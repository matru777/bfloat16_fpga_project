==> flow/design.v <==
module bfloat_alu(
    input clk,
    output reg [15:0] result
);
reg [15:0] a[4:0];
reg [15:0] b[4:0];
reg [1:0]  op[4:0];
initial begin 
  a[0] = 16'b0100001110000101;  
  b[0] = 16'b0100000110001000;  
  op[0] = 2'b10;                
  a[1] = 16'b0011110011001101;  
  b[1] = 16'b1100001001000110;  
  op[1] = 2'b10;                
  a[2] = 16'b1100000110001000;  
  b[2] = 16'b1100000110001000;  
  op[2] = 2'b00;                
   a[3] = 16'b0100000110001000;  
   b[3] = 16'b1100000110010000;  
  op[3] = 2'b01;                
  a[4] = 16'b0100000110001000;  
  b[4] = 16'b1100000110001000;  
  op[4] = 2'b00;
end
wire [15:0] add_result[4:0];
wire [15:0] sub_result[4:0];
wire [15:0] mul_result[4:0];
addsub op1 (.a(a[0]), .b(b[0]), .operation(1'b0), .result(add_result[0]));
addsub op2 (.a(a[0]), .b(b[0]), .operation(1'b1), .result(sub_result[0]));
mul    op3 (.a(a[0]), .b(b[0]), .result(mul_result[0]));
addsub op4 (.a(a[1]), .b(b[1]), .operation(1'b0), .result(add_result[1]));
addsub op5 (.a(a[1]), .b(b[1]), .operation(1'b1), .result(sub_result[1]));
mul    op6 (.a(a[1]), .b(b[1]), .result(mul_result[1]));
addsub op7 (.a(a[2]), .b(b[2]), .operation(1'b0), .result(add_result[2]));
addsub op8 (.a(a[2]), .b(b[2]), .operation(1'b1), .result(sub_result[2]));
mul    op9 (.a(a[2]), .b(b[2]), .result(mul_result[2]));
addsub op10 (.a(a[3]), .b(b[3]), .operation(1'b0), .result(add_result[3]));
addsub op11 (.a(a[3]), .b(b[3]), .operation(1'b1), .result(sub_result[3]));
mul     op12 (.a(a[3]), .b(b[3]), .result(mul_result[3]));
addsub op13 (.a(a[4]), .b(b[4]), .operation(1'b0), .result(add_result[4]));
addsub op14 (.a(a[4]), .b(b[4]), .operation(1'b1), .result(sub_result[4]));
mul     op15 (.a(a[4]), .b(b[4]), .result(mul_result[4]));
reg [2:0] count = 0;
always @(posedge clk) begin
    case (op[count])
        2'b00: result <= add_result[count];
        2'b01: result <= sub_result[count];
        2'b10: result <= mul_result[count];
        default: result <= 16'b0;
    endcase
    if (count == 4)
        count <= 0;
    else
        count <= count + 1;
end
endmodule
module bfloat_unpack_for_addsub(
    input [15:0] a,b,
    output reg sign1, sign2,
    output reg [7:0] e1, e2,
    output reg [18:0] m1,m2
);
    always @(*)
    begin
        sign1 = a[15];
        sign2 = b[15];
        e1 = a[14:7];
        e2 = b[14:7];
        m1[18]=1'b0;
        m1[17]=1'b1;
        m1[16:10]= a[6:0];
        m1[9:0] = 10'b0;
        m2[18]=1'b0;
        m2[17]=1'b1;
        m2[16:10]= b[6:0];
        m2[9:0] = 10'b0;
    end
endmodule
module bfloat_pack_for_addsub(
    input sign,
    input [7:0] e,
    input [18:0] s,
    output reg [15:0] ans
);
    always @(*)
    begin
        ans[15]=sign;
        ans[14:7]=e;
        ans[6:0]=s[16:10];
    end
endmodule
module addsub(
    input [15:0] a,b,
    input operation, 
    output wire [15:0] result
);
    wire sign1_u, sign2_u , sign_u;
    wire [18:0] m1_u,m2_u,m_u;
    wire [7:0] e1_u,e2_u,e_u;
    bfloat_unpack_for_addsub u1(
        .a(a),
        .b(b),
        .sign1(sign1_u),
        .sign2(sign2_u),
        .e1(e1_u),
        .e2(e2_u),
        .m1(m1_u),
        .m2(m2_u)
    );
    reg sign1, sign2 , sign;
    reg [18:0] m1,m2,m;
    reg [7:0] e1,e2,e;
    reg [7:0] temp_e;
    reg [18:0] temp_m;
    reg temp_sign;
    integer i;
    reg [4:0] k;
    reg p;
    reg guard;
    reg round_bit;
    reg sticky;
    always @(*)
    begin
        sign1=sign1_u;
        sign2=sign2_u;
        e1=e1_u;
        e2=e2_u;
        m1=m1_u;
        m2=m2_u;
        if(operation==1'b1) sign2=~sign2;
        if(e1<e2) 
        begin
            temp_e=e1;
            e1=e2;
            e2=temp_e;
            temp_m=m1;
            m1=m2;
            m2=temp_m;
            temp_sign=sign1;
            sign1=sign2;
            sign2=temp_sign;
        end
        e=e1;
        m2=m2>>(e1-e2);
        sign=sign1;
        if(sign^sign2==0)
        begin
            m=m1+m2;
            if(m[18]==1'b1)
            begin
                m=m>>1;
                e=e+1;
            end
        end
        else 
        begin
            if(e1==e2 && m1<m2)
            begin
                temp_m=m1;
                m1=m2;
                m2=temp_m;
                temp_sign=sign1;
                sign1=sign2;
                sign2=temp_sign;
                sign=~sign;
            end
            m=m1-m2;
            if(m[17]!=1'b1 && m[18]!=1'b1)
            begin
                k=5'b00000;
                for(i=0;i<=16;i=i+1)
                begin
                    if(m[i]==1'b1)
                    begin
                        k=17-i;
                    end
                end
                m=m<<k;
                e=e-k;
            end
        end
        p=m[10];
        guard=m[9];
        round_bit=m[8];
        sticky= |(m[7:0]);
        if(guard==1'b1)
        begin
            if(round_bit==1'b1 || sticky==1'b1)
            begin
                m=m+(19'b1<<10);
            end
            else if(p==1'b1)
            begin
                m=m+(19'b1<<10);
            end
        end
        if(m[18]==1'b1)
        begin
            m=m>>1;
            e=e+1;
        end
       if(m[16:10]==7'b0)
       begin
           e=8'b0;
       end
    end
    bfloat_pack_for_addsub p1(
        .sign(sign),
        .e(e),
        .s(m),
        .ans(result)
    );
endmodule
module bfloat_unpack_for_mul(
    input [15:0] a,b,
    output reg sign1, sign2,
    output reg [8:0] e1, e2,
    output reg [7:0] m1,m2
);
    always @(*)
    begin
        sign1 = a[15];
        sign2 = b[15];
        e1 = a[14:7];
        e2 = b[14:7];
        m1[7]=1'b1;
        m1[6:0]= a[6:0];
        m2[7]=1'b1;
        m2[6:0]= b[6:0];
    end
endmodule
module bfloat_pack_for_mul(
    input sign,
    input [8:0] e,
    input [15:0] s,
    output reg [15:0] ans
);
    always @(*)
    begin
        ans[15]=sign;
        ans[14:7]=e[7:0];
        ans[6:0]=s[13:7];
    end
endmodule
module mul(
    input [15:0] a,b,
    output wire [15:0] result
);
    wire sign1,sign2;
    wire [7:0] m1,m2;
    wire [8:0] e1,e2;
    bfloat_unpack_for_mul u1(
        .a(a),
        .b(b),
        .sign1(sign1),
        .sign2(sign2),
        .e1(e1),
        .e2(e2),
        .m1(m1),
        .m2(m2)
    );
    reg sign;
    reg [15:0] m;
    reg [8:0] e;
    integer i;
    reg p;
    reg guard;
    reg round_bit;
    reg sticky;
    reg found;
    always @(*)
    begin
        sign = sign1 ^ sign2;
        m = m1 * m2;
        e=e1+e2-127;
        if(m[15]==1'b1)
        begin
            m=m>>1;
            e=e+1;
        end
        p=m[7];
        guard=m[6];
        round_bit=m[5];
        sticky= |(m[4:0]);
        if(guard==1'b1)
        begin
            if(round_bit==1'b1 || sticky==1'b1)
            begin
                m=m+(16'b1<<7);
            end
            else if(p==1'b1)
            begin
                m=m+(16'b1<<7);
            end
        end
        if(m[15]==1'b1)
        begin
            m=m>>1;
            e=e+1;
        end
    end
    bfloat_pack_for_mul p1(
        .sign(sign),
        .e(e),
        .s(m),
        .ans(result)
    );
endmodule
---- Tool chain data of bfloat_alu ----
The steps from the RTL of bfloat_alu to its reports follow in flow order.
Lines are those of the file above, counted from 1.
Operators: Yosys type, input widths -> output width; for muxes data width and select width s.
Cell names lack the library's common part.
Not given: n/a
inputs
  top ..................................... bfloat_alu
  clock ................................... clk
  library ................................. sky130hd
  library corner .......................... tt_025C_1v80

---- Word level ----
Source: Yosys, flattened and elaborated, memories not mapped. Widths are those after wreduce. Registers that Yosys merges into a memory's read port (data or address) are not register bits. Print and check cells do not count.
Yosys's memory passes give these memory sizes; they may raise the number of words (mostly to a power of two), join words into wider ones and drop unused or constant bits.
word-level totals
  flip-flop bits (word level) ............. 19
  bits in read-only memories .............. 178
  memories kept ........................... 3
  bits of input ports ..................... 1
  output and inout port bits .............. 16
memories
  name  words  width  read ports  wr ports  RTL line  RTL
  a     1      96     1           0         5         reg [15:0] a[4:0];
  b     1      72     1           0         6         reg [15:0] b[4:0];
  op    5      2      1           0         7         reg [1:0]  op[4:0];
operators by class
  add/sub/neg operators ................... 71
  multiply operators ...................... 5
  order comparisons ....................... 10
  eq/ne operators ......................... 11
  shifts and indexed selects .............. 10
  mux-type cells .......................... 294
  bitwise gates (word level) .............. 50
  reduce/logical cells .................... 52
operators with widths
  operator                number
  $mux 19                 55
  $mul 8x8->16            5
  $mux 8                  60
  $mux 5                  85
  $mux 17                 20
  $mux 16                 15
  $pmux 16 s5             3
  $add 8x1->8 const B     25
  $add 19x11->19 const B  10
  $sub 19x19->19          5
  $shl 19x5->19           5
  $mux 18                 5
  $add 16x8->16 const B   5
  $reduce_or 8->1         10
  $add 18x19->19          4
  $lt 18x19->1            4
  $shr 18x8->19           4
  $mux 15                 5
  $logic_not 7->1         10
  $mux 14                 5
  $pmux 16 s3             1
  $sub 8x5->8             5
  $sub 8x7->8 const B     5
  $add 8x8->8             5
  $sub 8x8->8             5
  $lt 8x8->1              5
  $eq 8x8->1              5
  $mux 1                  40
Not listed: further kinds 16, cells in them 92.

---- Longest topological paths ----
Longest topological path by Yosys (ltp), each cell counted once; first at word level (registers and memories cut), then after technology mapping (sequential cells cut; the memories' decode and read muxes count).
logic depth
  depth in word-level cells ............... 37
  ABC_AREA ................................ 0
  depth in mapped cells ................... 27
  gate-level depth less buffers ........... 23

---- Synthesis result ----
The flow's flattened synthesis, as Yosys stat reports it; memories are mapped. The netlist is that of the ABC_AREA named above (0 if unset); the other value can give another one.
cell types
  cell      number  area in all (um^2)
  dfxtp_1   17      340.326
  ha_1      25      312.8
  nand2_1   48      180.173
  o21ai_0   30      150.144
  a21oi_1   27      135.13
  nor2_1    33      123.869
  nand3_1   15      75.072
  nor2b_1   10      62.56
  clkbuf_1  14      52.55
  inv_1     14      52.55
  xnor2_1   6       52.55
  a31oi_1   8       50.048
  nand2b_1  8       50.048
  mux2i_1   4       40.038
  o31ai_2   3       37.536
  buf_2     7       35.034
  a21oi_4   2       32.531
  o21ai_4   2       32.531
Not listed: further types 74, cells in them 126.
mapped netlist
  mapped cells ............................ 399
  chip area (Yosys) ....................... 0.0029854 mm^2
  sequential area ......................... 0.0003403 mm^2
  flip-flop cells ......................... 17
  buffer cells ............................ 27
By module: a second synthesis without flattening, with its own total; a netlist apart from the flattened one above.
second synthesis, totals
  cells (unflattened synthesis) ........... 14,900
  area total of the unflattened synthesis .. 0.1056889 mm^2
Each row is one instance without its submodules.
modules
  module                    instances  cells  area (mm^2)  sequential area (mm^2)
  addsub                    9          1,304  0.0090524    0
  mul                       4          499    0.0038762    0
  bfloat_unpack_for_addsub  9          58     0.0004279    0
  bfloat_alu                1          286    0.0021883    0.0003804
  bfloat_unpack_for_mul     4          38     0.0002778    0
  bfloat_pack_for_addsub    9          16     0.0001201    0
  bfloat_pack_for_mul       4          16     0.0001201    0

---- Timing after synthesis ----
Path of least setup slack by OpenSTA after synthesis, without wires, with an ideal clock, recovery checks aside; 20% of the period is set as input and as output delay. Where synthesis merged equal registers, the netlist keeps one of their names.
path post-synthesis
  path kind ............................... reg-to-reg
  start point ............................. reg count[1]
  end point ............................... reg result[12]
  clock period ............................ 5.94 ns
  setup time .............................. 0.133 ns
  time at the first pin ................... 0.000 ns
  data arrival time ....................... 4.862 ns
  path slack .............................. 0.945 ns
  delay of the path ....................... 4.995 ns
  stages .................................. 25
  synthesis period reached ................ 4.995 ns
"delay of the path" is the arrival time less input delay plus setup time.
"stages" counts driving pins, that of a launching flip-flop among them; a cell with two outputs on the path counts twice.
"synthesis period reached" = period - worst setup slack (recovery checks aside). The figure is calculated, with input and output delays left at 20% of the set period.
Between the ends stands the longest chain of elaborated cells between them, by number of cells; it is not shown to be the way that was timed. Of several equally long chains one is given.
Each line given opens the expression or statement behind the cell; cells for indexed reads and writes are added by Yosys, which also makes memories of some case tables.
At most two assigning lines are given for a register; there are more.
on the way, post-synthesis
  cell sequence ........................... dfxtp_1 -> buf_4 -> inv_1 -> ha_1 -> and3b_1 -> buf_2 -> buf_2 -> inv_1 -> ha_1 -> clkbuf_1 -> inv_1 -> a21oi_1 -> inv_1 -> ha_1 -> and2_0 -> o221ai_4 -> o21ai_4 -> mux2_4 -> a311oi_2 -> o221ai_2 -> and3_1 -> o211a_2 -> mux2i_4 -> nor3_4 -> o41ai_2
  cells in the longest elaborated chain ... 3
  elaborated cells between the ends (all ways) .. 13
RTL lines, path post-synthesis
  item           RTL line  RTL
  from (decl)    43        reg [2:0] count = 0;
  from (assign)  52        count <= 0;
  from (assign)  54        count <= count + 1;
  $eq 3x3->1     48        2'b10: result <= mul_result[count];
  $pmux 16 s5    48
  $pmux 16 s3    45        case (op[count])
  to (assign)    46        2'b00: result <= add_result[count];
  to (assign)    47        2'b01: result <= sub_result[count];
  to (decl)      3         output reg [15:0] result

---- Timing after layout ----
Path of least setup slack in the final report of flow run 1 (OpenROAD, finished layout, wires in). Where an end is a register, its clock arrival counts in the times.
path post-layout
  path kind ............................... reg-to-reg
  start point ............................. reg count[1]
  end point ............................... reg result[12]
  clock period ............................ 5.77 ns
  setup time .............................. 0.09 ns
  time at the first pin ................... 0.25 ns
  data arrival time ....................... 4.33 ns
  path slack .............................. 1.59 ns
  stages .................................. 22
Between the ends stands the longest chain of elaborated cells between them, by number of cells; it is not shown to be the way that was timed. Of several equally long chains one is given.
At most two assigning lines are given for a register; there are more.
on the way, post-layout
  cell sequence ........................... dfxtp_2 -> inv_2 -> ha_4 -> and3b_2 -> inv_2 -> ha_4 -> inv_2 -> a21oi_4 -> inv_2 -> ha_1 -> and2_4 -> o221a_4 -> a21oi_4 -> mux2i_1 -> nor3b_2 -> o221ai_2 -> and3_4 -> o211a_2 -> mux2i_4 -> nor3_4 -> buf_12 -> o41ai_2
  cells in the longest elaborated chain ... 3
  elaborated cells between the ends (all ways) .. 13
RTL lines, path post-layout
  item           RTL line  RTL
  from (decl)    43        reg [2:0] count = 0;
  from (assign)  52        count <= 0;
  from (assign)  54        count <= count + 1;
  $eq 3x3->1     48        2'b10: result <= mul_result[count];
  $pmux 16 s5    48
  $pmux 16 s3    45        case (op[count])
  to (assign)    46        2'b00: result <= add_result[count];
  to (assign)    47        2'b01: result <= sub_result[count];
  to (decl)      3         output reg [15:0] result

Record of 2 stored runs of the RTL-to-layout flow on bfloat_alu, platform sky130hd. The runs are unordered. Constraints: input delay and output delay 20% of the set period each, output load 0.01 pF.
"clock period achieved": clock period set for the run, less the worst setup slack. It is reckoned from that one timing run; input and output delays stay at 20% of the period that was set.
By "time of the worst setup path" is meant the share of the clock period that the worst setup path is allowed (20% is reserved at inputs, 20% at outputs), minus its slack. Clock arrival times at its registers enter into it.
"overall power" rests on the timing tool's default activity at the inputs, not on a simulated workload.

---- flow run 1 ----
settings
  period_ns = 5.77
  SETUP_SLACK_MARGIN = 1.39
  CAP_MARGIN = 20
  CORE_MARGIN = 2
  CORE_UTILIZATION = 40
  SLEW_MARGIN = 20
results
  chip area in the Yosys report ........... 0.0029854 mm^2
  overall die area ........................ 0.0081704 mm^2
  standard-cell area after layout ......... 0.003661 mm^2
  post-route utilization .................. 50.5 %
  worst setup slack after layout .......... 1.595 ns
  post-route setup TNS .................... 0.000 ns
  smallest hold slack ..................... 0.494 ns
  overall power ........................... 0.0002093 W
  clock period achieved ................... 4.175 ns
  time of the worst setup path ............ 4.18 ns
  type of the worst setup path ............ reg-to-reg

---- flow run 2 ----
settings
  period_ns = 3.59
  CORE_UTILIZATION = 69
  SETUP_SLACK_MARGIN = -0.09
  PLACE_DENSITY = 0.63
  CORE_MARGIN = 5
  GPL_ROUTABILITY_DRIVEN = 0
  CTS_CLUSTER_SIZE = 28
  MIN_ROUTING_LAYER = met2
  CAP_MARGIN = 20
  SLEW_MARGIN = 20
results
  no final report: clock tree synthesis broke off with DPL-0038
